==> flow/design.v <==
module deserializer #(parameter width=8) (
  input wire                sampled_bit,
  input wire                deser_en,
  input wire                clk,
  input wire                RST,
  output reg  [width-1:0]   P_DATA );
  reg [3:0] i ;
  always@(posedge clk or negedge RST)
  begin
    if(!RST)
      begin
       P_DATA <= 8'b0;
       i <= 4'b0;
     end
    else if(deser_en)
      begin
        i <= i + 4'b1;
        P_DATA[i] <= sampled_bit;
      end
    else
      begin
       P_DATA <= P_DATA;
       if (i == 4'd8)
         i <= 4'b0;
       else
         i <= i;
      end
  end
endmodule
Step by step through the tools: deserializer
What the tools print for deserializer, step after step.
Lines are those of the file above, counted from 1.
Library cell names are shortened.
{"block": "setup", "design": "deserializer", "clock_port": "clk", "cell_library": "sky130hd", "pvt_corner": "tt_025C_1v80"}

Word level
Source: Yosys, flattened and elaborated, memories not mapped. Widths are those after wreduce. Registers that Yosys merges into a memory's read port (data or address) are not register bits. Print and check cells do not count. Equal cells are merged and count once.
{"block": "word_totals", "in_bits": 4, "output_inout_bits": 8, "ff_bits": 12}
{"block": "op_classes", "n_logic": 3, "shift": 2, "reduce_and_logical": 1, "n_mux": 2, "n_eq": 1, "addsub": 2}
{"block": "ops", "op": "variable shift 1 x 5 -> 8 bit", "n": 1}
{"block": "ops", "op": "variable shift 1 x 5 -> 8 bit (first input constant)", "n": 1}
{"block": "ops", "op": "bitwise AND 8 bit", "n": 1}
{"block": "ops", "op": "bitwise OR 8 bit", "n": 1}
{"block": "ops", "op": "NOT 8 bit", "n": 1}
{"block": "ops", "op": "2-to-1 mux 4 bit", "n": 2}
{"block": "ops", "op": "negation 4 -> 5 bit", "n": 1}
{"block": "ops", "op": "adder 4 x 1 -> 4 bit (second input constant)", "n": 1}
{"block": "ops", "op": "equality test 4 bit (second input constant)", "n": 1}
{"block": "ops", "op": "nonzero test 2 bit", "n": 1}

Logic depth
Longest topological path by Yosys (ltp), each cell counted once; first at word level (registers and memories cut), then after technology mapping (sequential cells cut; the memories' decode and read muxes count).
{"block": "logic_depth", "word_depth": 5, "abc_area": 1, "ltp_mapped": 10}

Netlist
Source: synth_stat.txt of the flow (Yosys; design flattened, memories mapped). It holds for the ABC_AREA given above (unset counts as 0); a run with the other value may have another netlist.
{"block": "mapped", "n_buf": 0, "cell_count": 99, "ff_cells": 12, "seq_area_mm2": 0.0003003, "area_mm2": 0.000767}
{"block": "types", "cell_type": "dfrtp_1", "n": 12, "area_total_um2": 300.288}
{"block": "types", "cell_type": "nand2_1", "n": 25, "area_total_um2": 93.84}
{"block": "types", "cell_type": "inv_1", "n": 19, "area_total_um2": 71.318}
{"block": "types", "cell_type": "ha_1", "n": 5, "area_total_um2": 62.56}
{"block": "types", "cell_type": "o21bai_1", "n": 7, "area_total_um2": 52.55}
{"block": "types", "cell_type": "nand3_1", "n": 9, "area_total_um2": 45.043}
{"block": "types", "cell_type": "nand3_2", "n": 2, "area_total_um2": 20.019}
{"block": "types", "cell_type": "nand2_2", "n": 3, "area_total_um2": 18.768}
{"block": "types", "cell_type": "nor2_2", "n": 2, "area_total_um2": 12.512}
{"block": "types", "cell_type": "nand2_4", "n": 1, "area_total_um2": 11.261}
{"block": "types", "cell_type": "nor2_1", "n": 3, "area_total_um2": 11.261}
{"block": "types", "cell_type": "nor2_4", "n": 1, "area_total_um2": 11.261}
{"block": "types", "cell_type": "o21ai_0", "n": 2, "area_total_um2": 10.01}
{"block": "types", "cell_type": "xor2_1", "n": 1, "area_total_um2": 8.758}
{"block": "types", "cell_type": "inv_2", "n": 2, "area_total_um2": 7.507}
{"block": "types", "cell_type": "o211ai_1", "n": 1, "area_total_um2": 7.507}
{"block": "types", "cell_type": "nand4_1", "n": 1, "area_total_um2": 6.256}
{"block": "types", "cell_type": "o22ai_1", "n": 1, "area_total_um2": 6.256}
Other cell types: 2; their cells: 2.

Timing after synthesis
OpenSTA on the mapped netlist: ideal clock, no wires. The path of least setup slack (recovery checks aside). Input and output delay are each 20% of the period. Register names are those of the netlist, which keeps one name where synthesis merged equal registers.
{"block": "synth_timing", "path_kind": "reg2reg", "startpoint": "reg i[0]", "endpoint": "reg P_DATA[0]", "period_ps": 3200, "path_delay_ps": 1393, "t_arrival_ps": 1280, "t_required_ps": 3087, "path_stages": 11, "t_first_pin_ps": 0, "setup_time_ps": 113, "n_path_buf": 0, "slack_ps": 1808, "synth_period_reached_ps": 1392}
"path_delay_ps" = arrival - input delay + setup time.
"path_stages": output pins that drive a net of the path, with the launching flip-flop's if there is one; two outputs of one cell count as two.
"synth_period_reached_ps" = period - worst setup slack (recovery checks aside). The figure is calculated, with input and output delays left at 20% of the set period.
The rows between start and end are the longest chain of elaborated cells between them; the timing report does not say that the signal goes this way. Where chains are equally long, one stands for them.
A line is the first line of the expression or statement that the cell stems from. Yosys adds cells for indexed reads and writes and turns some case tables into memories.
A register here has more assigning lines than the two given.
{"block": "synth_via", "cell_sequence": "dfrtp_1 -> inv_2 -> ha_1 -> inv_1 -> nand3_1 -> inv_1 -> nand2_1 -> nor2_1 -> nand2_1 -> nand2_1 -> inv_1", "elab_chain_len": 5, "cone_cells": 6, "classes_between": "add/sub (1); shift (2); logic (3)"}
{"block": "synth_lines", "item": "start, declared", "line_no": 7, "rtl": "reg [3:0] i ;"}
{"block": "synth_lines", "item": "start, assigned", "line_no": 17, "rtl": "i <= i + 4'b1;"}
{"block": "synth_lines", "item": "start, assigned", "line_no": 26, "rtl": "i <= i;"}
{"block": "synth_lines", "item": "negation 4 -> 5 bit", "line_no": 18, "rtl": "P_DATA[i] <= sampled_bit;"}
{"block": "synth_lines", "item": "variable shift 1 x 5 -> 8 bit", "line_no": 18}
{"block": "synth_lines", "item": "NOT 8 bit", "line_no": 18}
{"block": "synth_lines", "item": "bitwise AND 8 bit", "line_no": 18}
{"block": "synth_lines", "item": "bitwise OR 8 bit", "line_no": 18}
{"block": "synth_lines", "item": "end, assigned", "line_no": 18}
{"block": "synth_lines", "item": "end, assigned", "line_no": 22, "rtl": "P_DATA <= P_DATA;"}
{"block": "synth_lines", "item": "end, declared", "line_no": 6, "rtl": "output reg  [width-1:0]   P_DATA );"}

Path in the finished layout
Path of least setup slack in the final report of stored run 1 (OpenROAD, finished layout, wires in). Where an end is a register, its clock arrival counts in the times.
The report prints the path's times to 10 ps; the period is as set.
{"block": "layout_timing", "path_kind": "reg2out", "startpoint": "reg P_DATA[5]", "endpoint": "out P_DATA[5]", "path_stages": 2, "t_arrival_ps": 1200, "slack_ps": 1740, "n_path_buf": 1, "t_first_pin_ps": 270, "t_required_ps": 2940, "period_ps": 3680, "out_delay_ps": 740}
A register here has more assigning lines than the two given.
{"block": "layout_via", "cell_sequence": "dfrtp_1 -> clkdlybuf4s50_1", "elab_chain_len": 0, "cone_cells": 0}
{"block": "layout_lines", "item": "start, declared", "line_no": 6, "rtl": "output reg  [width-1:0]   P_DATA );"}
{"block": "layout_lines", "item": "start, assigned", "line_no": 12, "rtl": "P_DATA <= 8'b0;"}
{"block": "layout_lines", "item": "start, assigned", "line_no": 18, "rtl": "P_DATA[i] <= sampled_bit;"}
{"block": "layout_lines", "item": "end, declared", "line_no": 6}

Lab notebook: deserializer

Record of 2 stored runs of the RTL-to-layout flow on deserializer, platform sky130hd. The runs are unordered. Constraints: input delay and output delay 20% of the set period each, output load 0.01 pF.
"achievedPeriod_ps" means the clock period less the worst setup slack. The figure is calculated, with input and output delays left at 20% of the set period.
"worst_path_ps" = time allowed to the worst setup path (clock period - input delay - output delay, where it has them) - its slack; a late launch clock adds to it, a late capture clock takes from it.
"final_power_mw": no workload was simulated; the value follows from the tool's default switching activity.
"worst_path_ps" is known to 10 ps.

{"run": "stored run 1", "settings": { "period_ns": 3.68, "CORE_UTILIZATION": 71, "SETUP_SLACK_MARGIN": 0.71, "PLACE_DENSITY": 0.83, "CORE_ASPECT_RATIO": 0.96, "TNS_END_PERCENT": 45, "ABC_AREA": 1, "GPL_ROUTABILITY_DRIVEN": 0, "CTS_CLUSTER_DIAMETER": 344, "CAP_MARGIN": 20, "CORE_MARGIN": 2, "SLEW_MARGIN": 20 }, "results": { "ys_area_mm2": 0.000767, "die_footprint_mm2": 0.0013593, "finalCellArea_mm2": 0.0009159, "post_route_util_frac": 0.924, "setup_ws_ps": 1744, "final_setup_tns_ps": 0, "final_power_mw": 0.7786, "achievedPeriod_ps": 1936, "worst_path_ps": 1200, "critical_path_type": "reg2out" }}
{"run": "stored run 2", "settings": { "period_ns": 1.96, "CORE_UTILIZATION": 53, "SETUP_SLACK_MARGIN": 0.25, "PLACE_DENSITY": 0.49, "HOLD_SLACK_MARGIN": 0.02, "CORE_ASPECT_RATIO": 0.95, "CORE_MARGIN": 3, "ABC_AREA": 1, "GPL_ROUTABILITY_DRIVEN": 0, "CTS_CLUSTER_SIZE": 83, "CAP_MARGIN": 20, "SLEW_MARGIN": 20 }, "results": { "ys_area_mm2": 0.000767, "die_footprint_mm2": 0.0019399, "finalCellArea_mm2": 0.0009321, "post_route_util_frac": 0.739, "setup_ws_ps": 385, "final_setup_tns_ps": 0, "final_power_mw": 1.435, "achievedPeriod_ps": 1575, "worst_path_ps": 1570, "critical_path_type": "reg2reg" }}
