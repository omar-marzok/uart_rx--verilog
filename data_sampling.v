==> flow/design.v <==
module data_sampling #(parameter width=6) (
  input wire       RX_IN,
  input wire  [width-1 : 0] Prescale,   
  input wire       dat_samp_en,
  input wire       clk,
  input wire       RST,
  input wire 	[width-1 : 0]   edge_cnt,
  output reg    sampled_bit );
 reg [1:0] sum;
always @(posedge clk or negedge RST)
 begin
  if(!RST)
   begin
     sampled_bit <= 1'b0;
     sum         <= 2'b00;
   end
  else if (dat_samp_en)
   begin
    if ((edge_cnt >= (Prescale/2 - 1)) && (edge_cnt <= (Prescale/2 + 1)))
      begin
        sum <= sum + RX_IN;
      end
    else if ((Prescale/2 +2) == edge_cnt)
      begin
        sampled_bit <= (sum > 1)? 1:0;
      end
    else
        sum <= 2'b00;  
   end
  end
endmodule
From RTL to reports: data_sampling. Tool output for the design above, in the order of the flow. Line numbers count from 1 in the design file above. Cell names lack the library's common part. A cell with -- has no value.

Top module: data_sampling. Clock: clk. Library: sky130hd. Library corner: tt_025C_1v80.

Elaborated design. Counts by Yosys on the flattened word-level netlist (proc, flatten, opt, wreduce; memories kept). Register bits leave out memories and registers merged into their read ports (data or address). Print and check cells are left out. Cells with the same type and inputs are merged into one.

Under output and inout port bits stands 1. The figure for flip-flop bits (word level) is 3. For bits of input ports the number is 16.

For add/sub/neg operators the number is 4. The figure for muxes and demuxes is 3. For order comparisons the number is 3. For reduce/logical cells the number is 3. The entry for bitwise operators reads 1. The entry for eq/ne operators reads 2.

Operators by type and width (count): 6-bit by 32-bit >= comparator with 1-bit output (1); 5-bit by 1-bit adder with 6-bit output with constant B (1); 5-bit by 1-bit subtractor with 6-bit output with constant B (1); 5-bit by 2-bit adder with 6-bit output with constant B (1); 6-bit <= comparator (1); 6-bit == test (1); 2-bit two-way mux (2); 3-bit AND reduction (1); 2-bit by 1-bit adder with 2-bit output (1); 2-bit by 1-bit greater-than comparator with 1-bit output with constant B (1); 2-bit inequality test with constant B (1); 2-bit AND reduction (1); 1-bit logical AND (1); 1-bit inverter (1); 1-bit two-way mux (1).

Logic depth. Longest topological path by Yosys (ltp), each cell counted once; first at word level (registers and memories cut), then after technology mapping (sequential cells cut; the memories' decode and read muxes count).

For depth after elaboration the number is 5. Under ABC_AREA stands 0. Under gate-level depth with buffers stands 11. Under mapped depth without buffers stands 10.

Mapped cells and area. The flow's flattened synthesis, as Yosys stat reports it; memories are mapped. The netlist is that of the ABC_AREA named above (0 if unset); the other value can give another one. Totals and module areas in this step are rounded.

Cells by type: ha_1 (count 17, total area 212.704 um^2); dfrtp_1 (count 3, total area 75.072 um^2); xnor2_1 (count 5, total area 43.792 um^2); xor2_1 (count 4, total area 35.034 um^2); inv_1 (count 8, total area 30.029 um^2); xor2_4 (count 1, total area 27.526 um^2); nand2_1 (count 7, total area 26.275 um^2); nand3_1 (count 5, total area 25.024 um^2); xor3_1 (count 1, total area 23.773 um^2); o31ai_4 (count 1, total area 21.27 um^2); o221ai_1 (count 2, total area 17.517 um^2); xnor2_2 (count 1, total area 16.266 um^2); a21o_1 (count 2, total area 15.014 um^2); a311oi_2 (count 1, total area 15.014 um^2); o21a_1 (count 2, total area 15.014 um^2); nand4_1 (count 2, total area 12.512 um^2); buf_6 (count 1, total area 11.261 um^2); mux2_1 (count 1, total area 11.261 um^2).

Other cell types: 17; their cells: 19.

The figure for flip-flop cells is 3. Buffers: 3. The figure for cell area after synthesis is 0.00075 mm^2. The figure for sequential part of the area is 0.000075 mm^2. Cells in the netlist: 83.

Worst setup path after synthesis. Path of least setup slack by OpenSTA after synthesis, without wires, with an ideal clock, recovery checks aside; 20% of the period is set as input and as output delay. Where synthesis merged equal registers, the netlist keeps one of their names.

Kind: input to register. Start: input port Prescale[3]. End: register sampled_bit. The figure for setup time is 0.128 ns. Buffers on the path: 1. The entry for slack reads -0.161 ns. The entry for stages reads 8. Delay of the path: 2.313 ns. Under period stands 2.69 ns. For arrival time the number is 2.723 ns. The entry for synthesis period reached reads 2.851 ns.

"delay of the path" = arrival - input delay + setup time. "stages": output pins that drive a net of the path, with the launching flip-flop's if there is one; two outputs of one cell count as two. "synthesis period reached" is the clock period less the worst setup slack; recovery checks do not enter. This is arithmetic on one report: input and output delays are still those of the set period (20% each). The rows between start and end are the longest chain of elaborated cells between them; the timing report does not say that the signal goes this way. Where chains are equally long, one stands for them. Each line given opens the expression or statement behind the cell; cells for indexed reads and writes are added by Yosys, which also makes memories of some case tables.

Cell sequence: clkbuf_1 inv_1 ha_1 xor2_4 or4_1 or3_1 a311oi_2 mux2_1. The entry for length of the longest elaborated chain reads 5. Elaborated cells on any way between the ends: 9. Under RTL lines with such cells stands 2. Those cells by class: 3 x add/sub; 2 x compare; 1 x eq/ne; 1 x logic; 2 x reduce/logical.

RTL lines, path post-synthesis: start, declared (RTL line 3) `input wire  [width-1 : 0] Prescale,`; 5-bit by 1-bit subtractor with 6-bit output (RTL line 19) `if ((edge_cnt >= (Prescale/2 - 1)) && (edge_cnt <= (Prescale/2 + 1)))`; 6-bit by 32-bit >= comparator with 1-bit output (RTL line 19); 1-bit logical AND (RTL line 19); 1-bit inverter; 3-bit AND reduction; end, assigned (RTL line 14) `sampled_bit <= 1'b0;`; end, assigned (RTL line 25) `sampled_bit <= (sum > 1)? 1:0;`; end, declared (RTL line 8) `output reg    sampled_bit );`.

Worst path after layout. From the final timing report of stored run 1: the path of least setup slack in the routed layout; clock arrival at registers is part of the times.

Kind: input to register. Start: input port edge_cnt[3]. End: register sampled_bit. Buffers on the path: 1. The entry for slack reads 0.18 ns. The entry for stages reads 6. The figure for setup time is 0.12 ns. For arrival time the number is 2.97 ns. Under period stands 3.04 ns.

The rows between start and end are the longest chain of elaborated cells between them; the timing report does not say that the signal goes this way. Where chains are equally long, one stands for them.

Cell sequence: clkdlybuf4s50_1 xor3_1 or4_4 or3_4 a311oi_2 mux2_1. The entry for length of the longest elaborated chain reads 4. Elaborated cells on any way between the ends: 6. Under RTL lines with such cells stands 2. Those cells by class: 2 x compare; 1 x eq/ne; 1 x logic; 2 x reduce/logical.

RTL lines, path post-layout: start, declared (RTL line 7) `input wire [width-1 : 0] edge_cnt,`; 6-bit by 32-bit >= comparator with 1-bit output (RTL line 19) `if ((edge_cnt >= (Prescale/2 - 1)) && (edge_cnt <= (Prescale/2 + 1)))`; 1-bit logical AND (RTL line 19); 1-bit inverter; 3-bit AND reduction; end, assigned (RTL line 14) `sampled_bit <= 1'b0;`; end, assigned (RTL line 25) `sampled_bit <= (sum > 1)? 1:0;`; end, declared (RTL line 8) `output reg    sampled_bit );`.

Hand-over note for data_sampling

Design data_sampling on sky130hd. What follows are 2 stored runs of the flow, each under its own settings; their order means nothing. The constraints put input and output delay at 20% of the set period each and load the outputs with 0.01 pF. "achieved period" means the clock period less the worst setup slack. The figure is calculated, with input and output delays left at 20% of the set period. "time of the worst setup path" = time allowed to the worst setup path (clock period - input delay - output delay, where it has them) - its slack; a late launch clock adds to it, a late capture clock takes from it. By "power consumption" is meant OpenSTA's value without simulated activity: inputs other than the clock are taken to toggle once in ten clock periods, and the tool carries that through the logic. Results are given in rounded form.

Stored run 1 has these settings: period_ns 3.04; CORE_UTILIZATION 45; CAP_MARGIN 20; CORE_MARGIN 2; SLEW_MARGIN 20. For the post-route setup TNS the run shows 0.000 ns. The measured std-cell area (final layout) is 0.0011 mm^2. The setup slack of the critical path stands at 0.18 ns. The power consumption is 270 µW. The total die area is 0.002 mm^2. The time of the worst setup path is 2.25 ns. Critical path type: input to register. The achieved period stands at 2.858 ns. The area of the synthesized netlist reads 0.00075 mm^2.

Stored run 2 has these settings: period_ns 4.63; CORE_UTILIZATION 32; SETUP_SLACK_MARGIN 1.16; PLACE_DENSITY_LB_ADDON 0.18; CORE_ASPECT_RATIO 1.81; CELL_PAD_IN_SITES_DETAIL_PLACEMENT 0; TNS_END_PERCENT 5; ABC_AREA 0; GPL_ROUTABILITY_DRIVEN 0; CTS_CLUSTER_DIAMETER 388; MAX_ROUTING_LAYER met4; CAP_MARGIN 20; CORE_MARGIN 2; SLEW_MARGIN 20. The time of the worst setup path is 2.46 ns. Critical path type: input to register. The setup slack of the critical path stands at 1.2 ns. The power consumption is 180 µW. The measured std-cell area (final layout) is 0.00095 mm^2. The achieved period stands at 3.384 ns. The area of the synthesized netlist reads 0.00075 mm^2. For the post-route setup TNS the run shows 0.000 ns. The total die area is 0.0028 mm^2.

End of note.
