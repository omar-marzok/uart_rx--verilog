==> flow/design.v <==
module FSM_RX  (
  input wire          RX_IN,
  input wire   [3:0]  bit_cnt,
  input wire          PAR_EN,
  input wire          clk,
  input wire          RST,
  input wire   [4:0]  edge_cnt,
  input wire          par_err,
  input wire          strt_glitch,
  input wire          stp_err,
  input wire  [5:0]   Prescale,
  output reg          dat_samp_en,
  output reg          enable,
  output reg          par_chk_en,
  output reg          strt_chk_en,
  output reg          stp_chk_en,
  output reg          deser_en,
  output reg          rst_check,
  output reg          data_valid );
localparam  [2:0]  	IDLE   = 3'b000,
					START  = 3'b001,
					DATA   = 3'b010,
					PARITY = 3'b011,
					STOP   = 3'b100;
reg [2:0] current_state, next_state ;
always @(posedge clk or negedge RST)
 begin
  if(!RST)
   begin
     current_state <= IDLE ;
     data_valid <= 1'b0;
   end
  else
   begin
     current_state <= next_state ;
     if(PAR_EN)
      begin 
      if(!par_err && !stp_err)
        data_valid <= 1'b1;
      else
        data_valid <= 1'b0;
      end
    else
      begin 
      if(!stp_err)
        data_valid <= 1'b1;
      else
        data_valid <= 1'b0;
      end
   end
 end
always @(*)
 begin
  case(current_state)
  IDLE     : begin
              if(!RX_IN)
		            next_state = START ;
              else
               	next_state = IDLE ;			  
             end
  START    : begin
              if(bit_cnt == 4'd0)
              	next_state = 	START;  
            	else
            	  next_state = 	DATA;
             end
  DATA     : begin
              if(strt_glitch)
                next_state = 	IDLE;
             else if(bit_cnt <= 4'd8)
              	 next_state = 	DATA;  
            	else if(PAR_EN)
                 next_state = PARITY;
             else
                 next_state = STOP;
            end
  PARITY   : begin
              if(bit_cnt == 4'd9)
              	next_state = 	PARITY;  
            	 else
            	  next_state = 	STOP;
            end
  STOP     : begin
              if(PAR_EN)
                begin
                  if(bit_cnt == 4'd10)
              	     next_state = 	STOP;  
            	     else
            	       next_state = 	IDLE;                  
                end 
            	 else 
          	   begin
            	   if(bit_cnt == 4'd9)
                    next_state = STOP;
                else
                    next_state = IDLE;
              end
             end		 
  default :   next_state = IDLE ;		 
  endcase
end	
 always @(*)
 begin
  enable = 1'b0;
  dat_samp_en = 1'b0;
  par_chk_en = 1'b0;
  stp_chk_en = 1'b0;
  deser_en = 1'b0;
  strt_chk_en = 1'b0;
  rst_check = 1'b0;
  case(current_state)
  IDLE     : begin
              rst_check = 1'b1;
              if(!RX_IN)
		            enable = 1'b1;
              else
        	       enable = 1'b0;
             end
  START    : begin
              enable = 1'b1;
              dat_samp_en = 1'b1;
              if(edge_cnt >= (Prescale/2 +2))
                strt_chk_en = 1'b1;
              else
                strt_chk_en = 1'b0;
             end
  DATA     : begin
              enable = 1'b1;
              dat_samp_en = 1'b1;
              if(edge_cnt == (Prescale/2 +3))
                deser_en = 1'b1;
              else
                deser_en = 1'b0;  
            end
  PARITY   : begin
              enable = 1'b1;
              dat_samp_en = 1'b1;
              if(edge_cnt == (Prescale/2 +3))
                par_chk_en = 1'b1;
              else
                par_chk_en = 1'b0;
            end
  STOP     : begin
              enable = 1'b1;
              dat_samp_en = 1'b1;
              if(edge_cnt == (Prescale/2 +3))
                stp_chk_en = 1'b1;
              else
                stp_chk_en = 1'b0;
             end		 
  default :   begin 
                enable = 1'b0;
                dat_samp_en = 1'b0;
                par_chk_en = 1'b0;
                stp_chk_en = 1'b0;
                deser_en = 1'b0;
                strt_chk_en = 1'b0;
                rst_check = 1'b0;
              end		 
  endcase
end	
endmodule
# Reports on FSM_RX
# What the tools print for FSM_RX, step after step.
# Line numbers count from 1 in the design file above.
# Operators carry their Yosys type and port widths (W data, S select, Z words).
# A cell with - has no value.
[design]
top_module = "FSM_RX"
clock_port = "clk"
cell_library = "sky130hd"
lib_corner = "tt_025C_1v80"

# After elaboration
# Counts by Yosys on the flattened word-level netlist (proc, flatten, opt, wreduce; memories kept). Register bits leave out memories and registers merged into their read ports (data or address); mux counts leave out enables and synchronous resets folded into registers. Print and check cells are left out.
[bits]
reg_bits = 4
output_inout_bits = 8
elab_cells = 42
[classes]
addsub = 2
n_cmp = 2
n_eq = 7
muxes = 23
reduce_logical = 6
[ops]
columns = ["operator", "count"]
rows = [
  ["$mux W3", 7],
  ["$pmux W3 S5", 1],
  ["$mux W1", 13],
  ["$add A5 B2 Y6 const B", 2],
  ["$eq A4 B4 Y1 const B", 2],
  ["$eq A3 B2 Y1 const B", 2],
  ["$ge A5 B6 Y1", 1],
  ["$eq A5 B6 Y1", 1],
  ["$le A4 B4 Y1 const B", 1],
  ["$logic_not A4 Y1", 1],
  ["$reduce_or A4 Y1", 1],
  ["$eq A3 B1 Y1 const B", 1],
  ["$eq A3 B3 Y1 const B", 1],
  ["$logic_not A3 Y1", 1],
  ["$logic_not A1 Y1", 2],
  ["$pmux W1 S2", 1],
  ["$mux W2", 1],
  ["$logic_and A1 B1 Y1", 1],
]

# Depth
# Depth = most cells in a row (Yosys ltp): at word level without a register or memory, in the mapped netlist without a sequential cell, where the memories' decode and read muxes count.
[depth]
ltp_word = 4
abc_area = 0
ltp_mapped = 7

# Synthesis result
# Source: synth_stat.txt of the flow (Yosys; design flattened, memories mapped). It holds for the ABC_AREA given above (unset counts as 0); a run with the other value may have another netlist.
# Totals and module areas in this step are rounded.
[by_type]
columns = ["type", "count", "type_area_um2"]
rows = [
  ["sky130_fd_sc_hd__dfrtp_1", 5, 125.12],
  ["sky130_fd_sc_hd__ha_1", 8, 100.096],
  ["sky130_fd_sc_hd__inv_1", 9, 33.782],
  ["sky130_fd_sc_hd__o21ai_0", 6, 30.029],
  ["sky130_fd_sc_hd__dfstp_2", 1, 26.275],
  ["sky130_fd_sc_hd__xnor2_1", 3, 26.275],
  ["sky130_fd_sc_hd__nor2b_1", 4, 25.024],
  ["sky130_fd_sc_hd__a21oi_1", 4, 20.019],
  ["sky130_fd_sc_hd__a31oi_1", 3, 18.768],
  ["sky130_fd_sc_hd__xor2_1", 2, 17.517],
  ["sky130_fd_sc_hd__nand3_1", 3, 15.014],
  ["sky130_fd_sc_hd__nor2_1", 4, 15.014],
  ["sky130_fd_sc_hd__nand2b_1", 2, 12.512],
  ["sky130_fd_sc_hd__nor3b_2", 1, 12.512],
  ["sky130_fd_sc_hd__nor4_2", 1, 12.512],
  ["sky130_fd_sc_hd__buf_6", 1, 11.261],
  ["sky130_fd_sc_hd__mux2_2", 1, 11.261],
  ["sky130_fd_sc_hd__or3_4", 1, 11.261],
]
# Other cell types: 13; their cells: 15.
[synth_totals]
cell_count = 74
area_um2 = 626.9
sequential_area_um2 = 151.4
flip_flops = 6

# Timing after synthesis
# OpenSTA on the mapped netlist: ideal clock, no wires. The path of least setup slack (recovery checks aside). Input and output delay are each 20% of the period. Register names are those of the netlist, which keeps one name where synthesis merged equal registers.
[synth_path]
path_type = "in2out"
startpoint = "input Prescale[2]"
endpoint = "output strt_chk_en"
tclk_ps = 4030
out_delay_ps = 806
launch_ps = 806
arrival_time_ps = 1840
t_required_ps = 3224
slack_ps = 1384
path_delay_ps = 1034
stages = 6
n_path_buf = 0
synth_period_reached_ps = 2646
# "path_delay_ps" is the arrival time less input delay plus setup time.
# A path that ends at an output port has no setup time.
# "stages": output pins that drive a net of the path, with the launching flip-flop's if there is one; two outputs of one cell count as two.
# "synth_period_reached_ps" = period - worst setup slack (recovery checks aside). The figure is calculated, with input and output delays left at 20% of the set period.
# The rows between start and end are the longest chain of elaborated cells between them; the timing report does not say that the signal goes this way. Where chains are equally long, one stands for them.
# Each line given opens the expression or statement behind the cell; cells for indexed reads and writes are added by Yosys, which also makes memories of some case tables.
[synth_via]
cell_sequence = "sky130_fd_sc_hd__inv_1 -> sky130_fd_sc_hd__ha_1 -> sky130_fd_sc_hd__ha_1 -> sky130_fd_sc_hd__o21ai_0 -> sky130_fd_sc_hd__a21oi_1 -> sky130_fd_sc_hd__o31a_1"
elab_chain_cells = 4
[synth_lines]
columns = ["element", "line_no", "rtl"]
rows = [
  ["start, declared", 11, "input wire  [5:0]   Prescale,"],
  ["$add A5 B2 Y6", 122, "if(edge_cnt >= (Prescale/2 +2))"],
  ["$ge A5 B6 Y1", 122, ""],
  ["$mux W1", 122, ""],
  ["$mux W1", 111, "case(current_state)"],
  ["end, declared", 15, "output reg          strt_chk_en,"],
]

# 2 stored runs of FSM_RX in the flow (synthesis by Yosys, layout by OpenROAD, sky130hd cells), in arbitrary order. Constraints: input delay and output delay 20% of the set period each, output load 0.01 pF.

[[run]]
name = "flow run A"
[run.settings]
period_ns = 2.48
CORE_UTILIZATION = 62
PLACE_DENSITY_LB_ADDON = 0.06
TNS_END_PERCENT = 55
GPL_TIMING_DRIVEN = 1
CTS_CLUSTER_SIZE = 95
CTS_CLUSTER_DIAMETER = 182
CAP_MARGIN = 20
CORE_MARGIN = 2
SLEW_MARGIN = 20
[run.results]
outcome = "stopped before the end: placement reported FLW-0024"

[[run]]
name = "flow run B"
[run.settings]
period_ns = 1.85
CORE_UTILIZATION = 53
SETUP_SLACK_MARGIN = 0.55
PLACE_DENSITY = 0.95
CELL_PAD_IN_SITES_GLOBAL_PLACEMENT = 2
ABC_AREA = 0
CAP_MARGIN = 25
SLEW_MARGIN = 30
CORE_MARGIN = 2
[run.results]
outcome = "stopped before the end: placement reported GPL-0301"
